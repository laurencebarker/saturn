==> flow/design.v <==
`timescale 1 ns / 1 ps
module AXIS_Sizer_64to48
(
  input wire             aclk,
  input wire             aresetn,
  input wire             mux_reset,     
  input wire [63:0]      s_axis_tdata,       
  input wire             s_axis_tvalid,
  output wire            s_axis_tready, 
  output wire [47:0]     m_axis_tdata,       
  output wire            m_axis_tvalid,
  input wire             m_axis_tready 
);
  reg [1:0]input_beat = 2'b00;                   
  reg [1:0]output_beat = 2'b00;                  
  reg [63:0] s_axis_tdata_reg;
  reg s_axis_tvalid_reg;
  reg s_axis_tready_reg;
  reg [47:0] m_axis_tdata_reg;
  reg m_axis_tready_reg;                         
  reg m_axis_tvalid_reg;                         
  reg demux_valid_reg;                           
  reg demux_ready_reg;                           
  reg mux_ready_reg;                             
  reg [191:0] demux_data_reg;                    
  reg [191:0] mux_data_reg;                      
  assign s_axis_tready = s_axis_tready_reg;
  assign m_axis_tdata = m_axis_tdata_reg;
  assign m_axis_tvalid = m_axis_tvalid_reg;
  always @(posedge aclk)
  begin
    if(~aresetn)
    begin
      s_axis_tready_reg <= 1;                            
      s_axis_tdata_reg <= 0;
      s_axis_tvalid_reg <= 0;                            
    end
    else		 
    begin
      if(s_axis_tvalid & s_axis_tready_reg)              
      begin
        s_axis_tdata_reg <= s_axis_tdata;                
        s_axis_tready_reg <= 0;                          
        s_axis_tvalid_reg <= 1;                          
      end
      if(s_axis_tvalid_reg & demux_ready_reg)            
      begin
        s_axis_tvalid_reg <= 0;                          
        s_axis_tready_reg <= 1;                          
      end
    end          
  end            
  always @(posedge aclk)
  begin
    if(~aresetn | mux_reset)                             
    begin
      demux_data_reg <= 0;                               
      input_beat <= 2'b00;                               
      demux_valid_reg <= 0;                              
      demux_ready_reg <= 1;                              
    end
    else		 
    begin
      case(input_beat)
        2'b00: 
          if(s_axis_tvalid_reg)          
          begin
            demux_data_reg[63:0] <= s_axis_tdata_reg[63:0];
            input_beat <= input_beat + 1;
            demux_ready_reg <= 1;        
          end
        2'b01:
          if(s_axis_tvalid_reg)          
          begin
            demux_data_reg[127:64] <= s_axis_tdata_reg[63:0];
            input_beat <= input_beat + 1;
            demux_ready_reg <= 1;        
          end
        2'b10:
          if(s_axis_tvalid_reg)          
          begin
            demux_data_reg[191:128] <= s_axis_tdata_reg[63:0];
            input_beat <= input_beat + 1;
            demux_ready_reg <= 0;        
            demux_valid_reg <= 1;        
          end
        2'b11:
          if(demux_valid_reg & mux_ready_reg)
          begin
            input_beat <= 0;
            demux_valid_reg <= 0;        
            demux_ready_reg <= 1;        
          end
      endcase
    end          
  end            
  always @(posedge aclk)
  begin
    if(~aresetn | mux_reset)
    begin
      output_beat <= 2'b11;                       
      m_axis_tvalid_reg <= 0;
      m_axis_tdata_reg <= 0;
      mux_data_reg <= 0;
      mux_ready_reg <= 1;                        
    end
    else         
    begin
      if( demux_valid_reg & mux_ready_reg)                   
      begin
        mux_data_reg[191:0] <= demux_data_reg[191:0];        
        output_beat <= 2'b00;                                
        mux_ready_reg <= 0;                                  
      end
      if(!m_axis_tvalid_reg & !mux_ready_reg)                
      begin
        case(output_beat)
          2'b00: m_axis_tdata_reg[47:0] <=  mux_data_reg[47:0];            
          2'b01: m_axis_tdata_reg[47:0] <=  mux_data_reg[95:48];            
          2'b10: m_axis_tdata_reg[47:0] <=  mux_data_reg[143:96];            
          2'b11: m_axis_tdata_reg[47:0] <=  mux_data_reg[191:144];            
        endcase
        m_axis_tvalid_reg <= 1;                              
      end
      if(m_axis_tvalid_reg & m_axis_tready)                  
      begin
        m_axis_tvalid_reg <= 0;                              
        if(output_beat!= 2'b11)                              
          output_beat <= output_beat + 1;
        else
          mux_ready_reg <= 1;                                
      end
    end          
  end            
endmodule
==> Step by step through the tools: AXIS_Sizer_64to48 <==
Tool output for the design above, in the order of the flow.
Lines are those of the file above, counted from 1.
Operators: Yosys type, input widths -> output width; for muxes data width and select width s.
Library cell names are shortened.
{ "design": {"top_module": "AXIS_Sizer_64to48", "clk_port": "aclk", "cell_library": "sky130hd", "corner": "tt_025C_1v80"} }

==> Elaborated design <==
Source: Yosys, flattened and elaborated, memories not mapped. Widths are those after wreduce. Registers that Yosys merges into a memory's read port (data or address) are not register bits. Print and check cells do not count. Equal cells are merged and count once.
{ "classes": {"n_shift": 0, "cmp": 0, "equal": 11, "reduce_logical": 16, "n_mul": 0, "bitwise": 7, "addsub": 2, "div_mod_pow": 0, "mux": 16} }
{ "ops": {"columns": ["op", "n"], "rows": [
  ["$pmux 48 s4", 1],
  ["$mux 2", 5],
  ["$eq 2x2->1 const B", 4],
  ["$mux 1", 7],
  ["$ne 2x2->1 const B", 3],
  ["$reduce_and 2->1", 3],
  ["$reduce_or 2->1", 3],
  ["$reduce_and 3->1", 2],
  ["$and 1x1->1", 5],
  ["$add 2x1->2 const B", 2],
  ["$eq 2x1->1 const B", 2],
  ["$ne 2x1->1 const B", 2],
  ["$logic_not 2->1", 2],
  ["$reduce_and 4->1", 1],
  ["$reduce_bool 4->1", 1],
  ["$pmux 2 s2", 1],
  ["$reduce_or 3->1", 1],
  ["$pmux 1 s3", 1],
  ["$logic_not 1->1", 2],
  ["$reduce_bool 2->1", 1],
  ["$pmux 1 s2", 1],
  ["$or 1x1->1", 1],
  ["$not 1->1", 1]
]} }
{ "word_totals": {"mem_bits_ro": 0, "regBits": 506, "out_inout_bits": 50, "word_cells": 66, "in_bits": 69, "latchBits": 0, "clocked_rd_ports_x_width": 0, "ramBits": 0, "mem_count": 0} }

==> Logic depth <==
Depth = most cells in a row (Yosys ltp): at word level without a register or memory, in the mapped netlist without a sequential cell, where the memories' decode and read muxes count.
{ "depth": {"depth_word": 4, "ABC_AREA": 1, "ltp_mapped": 8, "ltp_nobuf": 6} }

==> Mapped cells and area <==
Source: synth_stat.txt of the flow (Yosys; design flattened, memories mapped). It holds for the ABC_AREA given above (unset counts as 0); a run with the other value may have another netlist.
{ "mapped": {"mapped_cells": 2485, "ff_cells": 506, "n_buf": 184, "mapped_area_um2": 18691.7, "sequential_area_um2": 10129.7} }
{ "by_type": {"columns": ["type", "n", "area_total_um2"], "rows": [
  ["dfxtp_1", 506, 1.01E+04],
  ["nor2_1", 852, 3.2E+03],
  ["o21ai_0", 335, 1.68E+03],
  ["o21ai_1", 212, 1.06E+03],
  ["nand2_1", 161, 604.33],
  ["a21oi_1", 99, 495.475],
  ["buf_2", 95, 475.456],
  ["clkbuf_1", 80, 300.288],
  ["nand3_1", 55, 275.264],
  ["inv_1", 60, 225.216],
  ["ha_1", 8, 100.096],
  ["buf_4", 7, 52.55],
  ["inv_2", 6, 22.522],
  ["nor2_8", 1, 20.019],
  ["o211a_1", 1, 10.01],
  ["a21oi_2", 1, 8.758],
  ["o221ai_1", 1, 8.758],
  ["buf_1", 2, 7.507]
]} }
Other cell types: 3; their cells: 3.

==> Timing after synthesis <==
Path of least setup slack by OpenSTA after synthesis, without wires, with an ideal clock, recovery checks aside; 20% of the period is set as input and as output delay. Where synthesis merged equal registers, the netlist keeps one of their names.
{ "synth_timing": {"path_kind": "flip-flop to flip-flop", "start": "register output_beat[0]", "end": "register m_axis_tdata_reg[10]", "t_first_pin_ns": 0.000, "arrival_ns": 1.341, "setup_slack_ns": 0.615, "path_delay_ns": 1.405, "required_time_ns": 1.956, "path_stages": 8, "setup_time_ns": 0.064, "tclk_ns": 2.02, "n_path_buf": 2, "period_less_setup_slack_ns": 1.405} }
"path_delay_ns" is the arrival time less input delay plus setup time.
"path_stages" counts driving pins, that of a launching flip-flop among them; a cell with two outputs on the path counts twice.
"period_less_setup_slack_ns" is the clock period less the worst setup slack; recovery checks do not enter. This is arithmetic on one report: input and output delays are still those of the set period (20% each).
Between the ends stands the longest chain of elaborated cells between them, by number of cells; it is not shown to be the way that was timed. Of several equally long chains one is given.
A line is the first line of the expression or statement that the cell stems from. Yosys adds cells for indexed reads and writes and turns some case tables into memories.
At most two assigning lines are given for a register; there are more.
{ "synth_via": {"path_cell_list": "dfxtp_1 > inv_1 > ha_1 > inv_1 > buf_2 > buf_1 > a21oi_1 > nor2_1", "elab_chain_cells": 2, "cells_between": 5, "cone_lines": 1, "cone_classes": "eq/ne: 3; mux: 1; reduce/logical: 1"} }
{ "synth_rtl": {"columns": ["item", "line_no", "text"], "rows": [
  ["start: declaration", 15, "reg [1:0]output_beat = 2'b00;"],
  ["start: assignment", 101, "output_beat <= 2'b11;"],
  ["start: assignment", 129, "output_beat <= output_beat + 1;"],
  ["$eq 2x2->1", 117, "case(output_beat)"],
  ["$pmux 48 s4", 117, null],
  ["end: assignment", 118, "2'b00: m_axis_tdata_reg[47:0] <=  mux_data_reg[47:0];"],
  ["end: assignment", 119, "2'b01: m_axis_tdata_reg[47:0] <=  mux_data_reg[95:48];"],
  ["end: declaration", 19, "reg [47:0] m_axis_tdata_reg;"]
]} }

==> Worst path after layout <==
Path of least setup slack in the final report of record 1 (OpenROAD, finished layout, wires in). Where an end is a register, its clock arrival counts in the times.
{ "layout_timing": {"path_kind": "flip-flop to flip-flop", "start": "register output_beat[0]", "end": "register m_axis_tdata_reg[37]", "path_stages": 8, "t_first_pin_ns": 0.61, "arrival_ns": 1.98, "required_time_ns": 1.56, "tclk_ns": 1.06, "setup_slack_ns": -0.42, "setup_time_ns": 0.10, "n_path_buf": 2} }
Between the ends stands the longest chain of elaborated cells between them, by number of cells; it is not shown to be the way that was timed. Of several equally long chains one is given.
At most two assigning lines are given for a register; there are more.
{ "layout_via": {"path_cell_list": "dfxtp_4 > ha_4 > buf_12 > clkbuf_16 > nand2_2 > nand3_4 > a21oi_2 > nor2_1", "elab_chain_cells": 2, "cells_between": 5, "cone_lines": 1, "cone_classes": "eq/ne: 3; mux: 1; reduce/logical: 1"} }
{ "layout_rtl": {"columns": ["item", "line_no", "text"], "rows": [
  ["start: declaration", 15, "reg [1:0]output_beat = 2'b00;"],
  ["start: assignment", 101, "output_beat <= 2'b11;"],
  ["start: assignment", 129, "output_beat <= output_beat + 1;"],
  ["$eq 2x2->1", 117, "case(output_beat)"],
  ["$pmux 48 s4", 117, null],
  ["end: assignment", 118, "2'b00: m_axis_tdata_reg[47:0] <=  mux_data_reg[47:0];"],
  ["end: assignment", 119, "2'b01: m_axis_tdata_reg[47:0] <=  mux_data_reg[95:48];"],
  ["end: declaration", 19, "reg [47:0] m_axis_tdata_reg;"]
]} }

==> results <==
Settings and measured results of 2 stored flow runs for module AXIS_Sizer_64to48 (sky130hd), not sorted in any way. The constraints put input and output delay at 20% of the set period each and load the outputs with 0.01 pF.
"clock_period_reached_ns" is the run's clock period less its worst setup slack. It is reckoned from that one timing run; input and output delays stay at 20% of the period that was set.
"total_power_uw" is the tool's figure for a default switching activity; nothing was simulated.

Record 1
==> flow/run.sh <==
#!/bin/bash
# the make line also repeats the synthesis and layout settings of config.mk as NAME=value (left out here)
make -C /OpenROAD-flow-scripts/flow DESIGN_CONFIG=/design/flow/config.mk WORK_HOME=/design/flow/orfs CLKGATE_MAP_FILE= finish
==> flow/config.mk <==
export PLATFORM = sky130hd
export DESIGN_NAME = AXIS_Sizer_64to48
export DESIGN_NICKNAME = AXIS_Sizer_64to48
export VERILOG_FILES = /design/flow/design.v
export SDC_FILE = /design/flow/constraint.sdc
export NUM_CORES = 4
export LEC_CHECK = 0
export ABC_AREA = 1
export CAP_MARGIN = 20
export CELL_PAD_IN_SITES_DETAIL_PLACEMENT = 0
export CELL_PAD_IN_SITES_GLOBAL_PLACEMENT = 2
export CORE_MARGIN = 2
export CORE_UTILIZATION = 31
export GPL_TIMING_DRIVEN = 1
export PLACE_DENSITY_LB_ADDON = 0.27
export SETUP_SLACK_MARGIN = 0.29
export SLEW_MARGIN = 40
export TNS_END_PERCENT = 80
==> flow/constraint.sdc <==
create_clock -name core_clock -period 1.06 [get_ports {aclk}]
set_input_delay 0.2120 -clock core_clock [delete_from_list [all_inputs] [get_ports {aclk}]]
set_output_delay 0.2120 -clock core_clock [all_outputs]
set_load 0.01 [all_outputs]

==> results of record 1, as JSON <==
{
  "synth_area_um2": 18691.7,
  "clock_period_reached_ns": 1.478,
  "timing.hold.ws_ns": 0.171,
  "die_um2": 62275.2,
  "worstSetupSlack_ns": -0.418,
  "total_power_uw": 43831,
  "layout_utilization_pct": 46.8,
  "tns_ns": -111.827
}

Record 2
==> flow/run.sh <==
#!/bin/bash
# the make line also repeats the synthesis and layout settings of config.mk as NAME=value (left out here)
make -C /OpenROAD-flow-scripts/flow DESIGN_CONFIG=/design/flow/config.mk WORK_HOME=/design/flow/orfs CLKGATE_MAP_FILE= finish
==> flow/config.mk <==
export PLATFORM = sky130hd
export DESIGN_NAME = AXIS_Sizer_64to48
export DESIGN_NICKNAME = AXIS_Sizer_64to48
export VERILOG_FILES = /design/flow/design.v
export SDC_FILE = /design/flow/constraint.sdc
export NUM_CORES = 4
export LEC_CHECK = 0
export ABC_AREA = 1
export CAP_MARGIN = 20
export CORE_ASPECT_RATIO = 0.88
export CORE_MARGIN = 2
export CORE_UTILIZATION = 34
export GPL_ROUTABILITY_DRIVEN = 1
export GPL_TIMING_DRIVEN = 1
export HOLD_SLACK_MARGIN = 0.27
export MIN_ROUTING_LAYER = met1
export PLACE_DENSITY_LB_ADDON = 0.19
export SLEW_MARGIN = 20
==> flow/constraint.sdc <==
create_clock -name core_clock -period 1.26 [get_ports {aclk}]
set_input_delay 0.2520 -clock core_clock [delete_from_list [all_inputs] [get_ports {aclk}]]
set_output_delay 0.2520 -clock core_clock [all_outputs]
set_load 0.01 [all_outputs]

==> results of record 2, as JSON <==
{
  "synth_area_um2": 18691.7,
  "clock_period_reached_ns": 1.527,
  "timing.hold.ws_ns": 0.286,
  "die_um2": 56871.0,
  "worstSetupSlack_ns": -0.267,
  "total_power_uw": 35654,
  "layout_utilization_pct": 51.5,
  "tns_ns": -40.412
}
